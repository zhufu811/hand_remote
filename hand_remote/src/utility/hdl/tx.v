==> flow/design.v <==
module		tx(
					input			clk_50	    		,
					input			rst_n			     	,
					input			tx_vld				,
					input	[ 7:0]	tx_data				,
					output	reg	    tx                  ,
					output  wire    tx_done             
);
		parameter					BPS_END	=	13'd868	;     
		parameter					BIT_END	=	4'd10		;
		reg 			[ 7:0]		tx_data_temp				;
		reg						    tx_flag						;
		reg	     		[12:0]		bps_cnt						;
        wire						add_bps_cnt					;
        wire						end_bps_cnt					;
        reg			    [ 3:0]		bit_cnt						;
        wire						add_bit_cnt					;
        wire						end_bit_cnt					;
		always @(posedge clk_50 or negedge rst_n)begin
			if(rst_n==0)
				tx_data_temp	<=	0		;
			else if(tx_vld)
				tx_data_temp	<=	tx_data	;
		end 
		always @(posedge clk_50 or negedge rst_n)begin
			if(rst_n==0)
				tx_flag	<=	0		;
			else if(end_bit_cnt)
				tx_flag	<=	0		;
			else if(tx_vld)
				tx_flag	<=	1		;
		end
		always @(posedge clk_50 or negedge rst_n)begin
        	if(rst_n==0)
        		bps_cnt	<=	0		;
        	else if(add_bps_cnt)begin
        		if(end_bps_cnt)
        			bps_cnt	<=	0	;
        		else
        			bps_cnt	<=	bps_cnt + 1	;
        	end
        end
        assign		add_bps_cnt	=	tx_flag	;
        assign		end_bps_cnt	=	add_bps_cnt	&&	bps_cnt==BPS_END-1	;
        always @(posedge clk_50 or negedge rst_n)begin
        	if(rst_n==0)
        		bit_cnt	<=	0		;
        	else if(add_bit_cnt)begin
        		if(end_bit_cnt)
        			bit_cnt	<=	0	;
        		else
        			bit_cnt	<=	bit_cnt + 1	;
        	end
        end
        assign		add_bit_cnt	=	end_bps_cnt	;
        assign		end_bit_cnt	=	add_bit_cnt	&&	bit_cnt==BIT_END-1	;
		assign      tx_done     =   end_bit_cnt                          ;  
		always @(posedge clk_50 or negedge rst_n)begin
			if(rst_n==0)
				tx	<=	1		;
			else if(tx_flag)begin
				if(add_bit_cnt && bit_cnt!=8) begin
					if (bit_cnt == 9)
					    tx  <=      1   ;
					else
					    tx	<=		tx_data_temp[bit_cnt]	;
				end
				else if(bit_cnt==0)	
					tx	<=		0	;
				else if(bit_cnt == 9)
				    tx  <=      1   ;
			    else
				    tx  <=      tx   ;  
			end
			else 
					tx	<=		1	;
		end
endmodule
## From RTL to reports: tx

What the tools print for tx, step after step.
Line numbers count from 1 in the design file above.
Not given: -

- Design top: tx
- Clock port: clk_50
- Library: sky130hd
- Timing corner: tt_025C_1v80

## Word-level counts

Source: Yosys, flattened and elaborated, memories not mapped. Widths are those after wreduce. Registers that Yosys merges into a memory's read port (data or address) are not register bits. Print and check cells do not count. Equal cells are merged and count once.

- Register bits: 27
- Bits of input ports: 11
- Output and inout port bits: 2
- Cells after elaboration: 26

- Add/sub/neg operators: 2
- Eq/ne operators: 4
- Shifts and indexed selects: 1
- Muxes and demuxes: 9
- Reductions and logical operators: 5

Operators with widths:

| operator | number |
|---|---|
| 13-bit by 1-bit adder with 13-bit output (second input constant) | 1 |
| 13-bit by 10-bit == test with 1-bit output (second input constant) | 1 |
| 13-bit 2-to-1 mux | 1 |
| 8-bit by 4-bit variable part select with 1-bit output | 1 |
| 1-bit 2-to-1 mux | 7 |
| 4-bit by 1-bit adder with 4-bit output (second input constant) | 1 |
| 4-bit by 1-bit inequality test with 1-bit output (second input constant) | 1 |
| 4-bit == test (second input constant) | 1 |
| 4-bit inequality test (second input constant) | 1 |
| 4-bit zero test | 1 |
| 4-bit 2-to-1 mux | 1 |
| 1-bit logical AND | 3 |
| 2-bit nonzero test | 1 |

## Logic depth

Depth = most cells in a row (Yosys ltp): at word level without a register or memory, in the mapped netlist without a sequential cell, where the memories' decode and read muxes count.

- Word-level depth: 5
- ABC_AREA: 0
- Depth in mapped cells: 7
- Depth with buffers taken out: 6

## Synthesis result

Source: synth_stat.txt of the flow (Yosys; design flattened, memories mapped). It holds for the ABC_AREA given above (unset counts as 0); a run with the other value may have another netlist.
Totals and module areas in this step are rounded.

Cells by type:

| cell type | number | area in all (um2) |
|---|---|---|
| sky130_fd_sc_hd__dfrtp_1 | 26 | 650.624 |
| sky130_fd_sc_hd__mux2_2 | 10 | 112.608 |
| sky130_fd_sc_hd__xnor2_1 | 6 | 52.55 |
| sky130_fd_sc_hd__ha_1 | 4 | 50.048 |
| sky130_fd_sc_hd__mux4_2 | 2 | 45.043 |
| sky130_fd_sc_hd__nand3_1 | 9 | 45.043 |
| sky130_fd_sc_hd__nor2_1 | 12 | 45.043 |
| sky130_fd_sc_hd__nand2_1 | 9 | 33.782 |
| sky130_fd_sc_hd__dfstp_2 | 1 | 26.275 |
| sky130_fd_sc_hd__a21oi_1 | 5 | 25.024 |
| sky130_fd_sc_hd__nand4_1 | 4 | 25.024 |
| sky130_fd_sc_hd__o21ai_0 | 5 | 25.024 |
| sky130_fd_sc_hd__inv_1 | 5 | 18.768 |
| sky130_fd_sc_hd__and4_1 | 2 | 17.517 |
| sky130_fd_sc_hd__buf_4 | 2 | 15.014 |
| sky130_fd_sc_hd__nor2b_1 | 2 | 12.512 |
| sky130_fd_sc_hd__nor4_2 | 1 | 12.512 |
| sky130_fd_sc_hd__buf_6 | 1 | 11.261 |

Not listed: further types 17, cells in them 17.

- Standard cells after synthesis: 123
- Mapped area: 1,350 um2
- Area of sequential cells: 676.9 um2
- Flip-flop cells: 27
- Buffers: 4

## Path before layout

Source: OpenSTA report_checks on the synthesized netlist (no wires, ideal clock, input and output delay 20% of the period each), path of least setup slack; recovery checks are left aside. Register names are those of the netlist, which keeps one name where synthesis merged equal registers.

- Path type: register to register
- Start point: register bps_cnt[0]
- End point: register bit_cnt[3]
- Clock period: 1.74 ns
- Library setup time: 0.126 ns
- Time at the first pin: 0.000 ns
- Data arrival time: 1.482 ns
- Required time: 1.614 ns
- Slack: 0.132 ns
- Path delay: 1.608 ns
- Stages: 7
- Path buffers: 2
- Synthesis period reached: 1.608 ns

"path delay" = arrival - input delay + setup time.
"stages": output pins that drive a net of the path, with the launching flip-flop's if there is one; two outputs of one cell count as two.
"synthesis period reached" = period - worst setup slack (recovery checks aside). The figure is calculated, with input and output delays left at 20% of the set period.
The rows between start and end are the longest chain of elaborated cells between them; the timing report does not say that the signal goes this way. Where chains are equally long, one stands for them.
A line is the first line of the expression or statement that the cell stems from. Yosys adds cells for indexed reads and writes and turns some case tables into memories.
At most two assigning lines are given for a register; there are more.

- Cells stage by stage: sky130_fd_sc_hd__dfrtp_1 sky130_fd_sc_hd__ha_1 sky130_fd_sc_hd__nand2_1 sky130_fd_sc_hd__and4b_1 sky130_fd_sc_hd__buf_4 sky130_fd_sc_hd__buf_6 sky130_fd_sc_hd__a221o_1
- Cells in the longest elaborated chain: 4
- Elaborated cells between the ends (all ways): 4

Ends and longest elaborated chain, after synthesis:

| item | RTL line | source |
|---|---|---|
| start, declared | 13 | `reg [12:0] bps_cnt ;` |
| start, assigned | 35 | `bps_cnt <= 0 ;` |
| start, assigned | 40 | `bps_cnt <= bps_cnt + 1 ;` |
| 13-bit by 10-bit == test with 1-bit output | 44 | `assign end_bps_cnt = add_bps_cnt && bps_cnt==BPS_END-1 ;` |
| 1-bit logical AND | 44 |  |
| 1-bit logical AND | 56 | `assign end_bit_cnt = add_bit_cnt && bit_cnt==BIT_END-1 ;` |
| 4-bit 2-to-1 mux | 49 | `if(end_bit_cnt)` |
| end, assigned | 50 | `bit_cnt <= 0 ;` |
| end, assigned | 52 | `bit_cnt <= bit_cnt + 1 ;` |
| end, declared | 16 | `reg [ 3:0] bit_cnt ;` |

## Path in the finished layout

From the final timing report of entry A: the path of least setup slack in the routed layout; clock arrival at registers is part of the times.

- Path type: register to output
- Start point: register bps_cnt[2]
- End point: output port tx_done
- Clock period: 1.89 ns
- External output delay: 0.38 ns
- Time at the first pin: 0.27 ns
- Data arrival time: 1.45 ns
- Required time: 1.51 ns
- Slack: 0.06 ns
- Stages: 5
- Path buffers: 1

The rows between start and end are the longest chain of elaborated cells between them; the timing report does not say that the signal goes this way. Where chains are equally long, one stands for them.
At most two assigning lines are given for a register; there are more.

- Cells stage by stage: sky130_fd_sc_hd__dfrtp_1 sky130_fd_sc_hd__nor4_4 sky130_fd_sc_hd__nand4b_1 sky130_fd_sc_hd__nor2_1 sky130_fd_sc_hd__buf_2
- Cells in the longest elaborated chain: 3
- Elaborated cells between the ends (all ways): 3

Ends and longest elaborated chain, post-layout:

| item | RTL line | source |
|---|---|---|
| start, declared | 13 | `reg [12:0] bps_cnt ;` |
| start, assigned | 35 | `bps_cnt <= 0 ;` |
| start, assigned | 40 | `bps_cnt <= bps_cnt + 1 ;` |
| 13-bit by 10-bit == test with 1-bit output | 44 | `assign end_bps_cnt = add_bps_cnt && bps_cnt==BPS_END-1 ;` |
| 1-bit logical AND | 44 |  |
| 1-bit logical AND | 56 | `assign end_bit_cnt = add_bit_cnt && bit_cnt==BIT_END-1 ;` |
| end, declared | 7 | `output wire tx_done` |

Ticket comment

Record of 2 stored runs of the RTL-to-layout flow on tx, platform sky130hd. The runs are unordered. Constraints: input delay and output delay 20% of the set period each, output load 0.01 pF.
By "clock period reached" is meant the clock period of the run minus its worst setup slack. This is arithmetic on one report: input and output delays are still those of the set period (20% each).
"allowed time less slack (worst setup path)": the worst setup path's part of the clock period (all of it between registers, 20% less for each end at a port) less its slack. A launch clock that arrives late makes it longer, a capture clock that arrives late makes it shorter.
By "total power after layout" is meant OpenSTA's value without simulated activity: inputs other than the clock are taken to toggle once in ten clock periods, and the tool carries that through the logic.
Measured values are rounded.

### Entry A

Settings: `period_ns=1.89`, `CORE_UTILIZATION=52`, `SETUP_SLACK_MARGIN=0.14`, `PLACE_DENSITY=0.65`, `HOLD_SLACK_MARGIN=0.07`, `CORE_ASPECT_RATIO=1.71`, `CELL_PAD_IN_SITES_DETAIL_PLACEMENT=0`, `TNS_END_PERCENT=25`, `GPL_ROUTABILITY_DRIVEN=0`, `CAP_MARGIN=30`, `CORE_MARGIN=2`, `SLEW_MARGIN=20`

- Synthesized cell area: 1,350 um2
- Overall die area: 3,035 um2
- Standard-cell area after layout: 1,722 um2
- Utilization: 68.3 %
- Setup slack of the worst path: 0.063 ns
- Total negative slack: 0.000 ns
- Total power after layout: 1,523 uW
- Clock period reached: 1.827 ns
- Allowed time less slack (worst setup path): 1.45 ns
- Worst setup path kind: register to output

### Entry B

Settings: `period_ns=1.8`, `CORE_UTILIZATION=40`, `SETUP_SLACK_MARGIN=0.16`, `CORE_ASPECT_RATIO=1.84`, `TNS_END_PERCENT=20`, `ABC_AREA=0`, `GPL_TIMING_DRIVEN=0`, `CTS_CLUSTER_SIZE=12`, `CAP_MARGIN=40`, `CORE_MARGIN=2`, `SLEW_MARGIN=20`

- Synthesized cell area: 1,350 um2
- Overall die area: 3,878 um2
- Standard-cell area after layout: 1,634 um2
- Utilization: 50.7 %
- Setup slack of the worst path: -0.051 ns
- Total negative slack: -0.051 ns
- Total power after layout: 1,491 uW
- Clock period reached: 1.851 ns
- Allowed time less slack (worst setup path): 1.49 ns
- Worst setup path kind: register to output
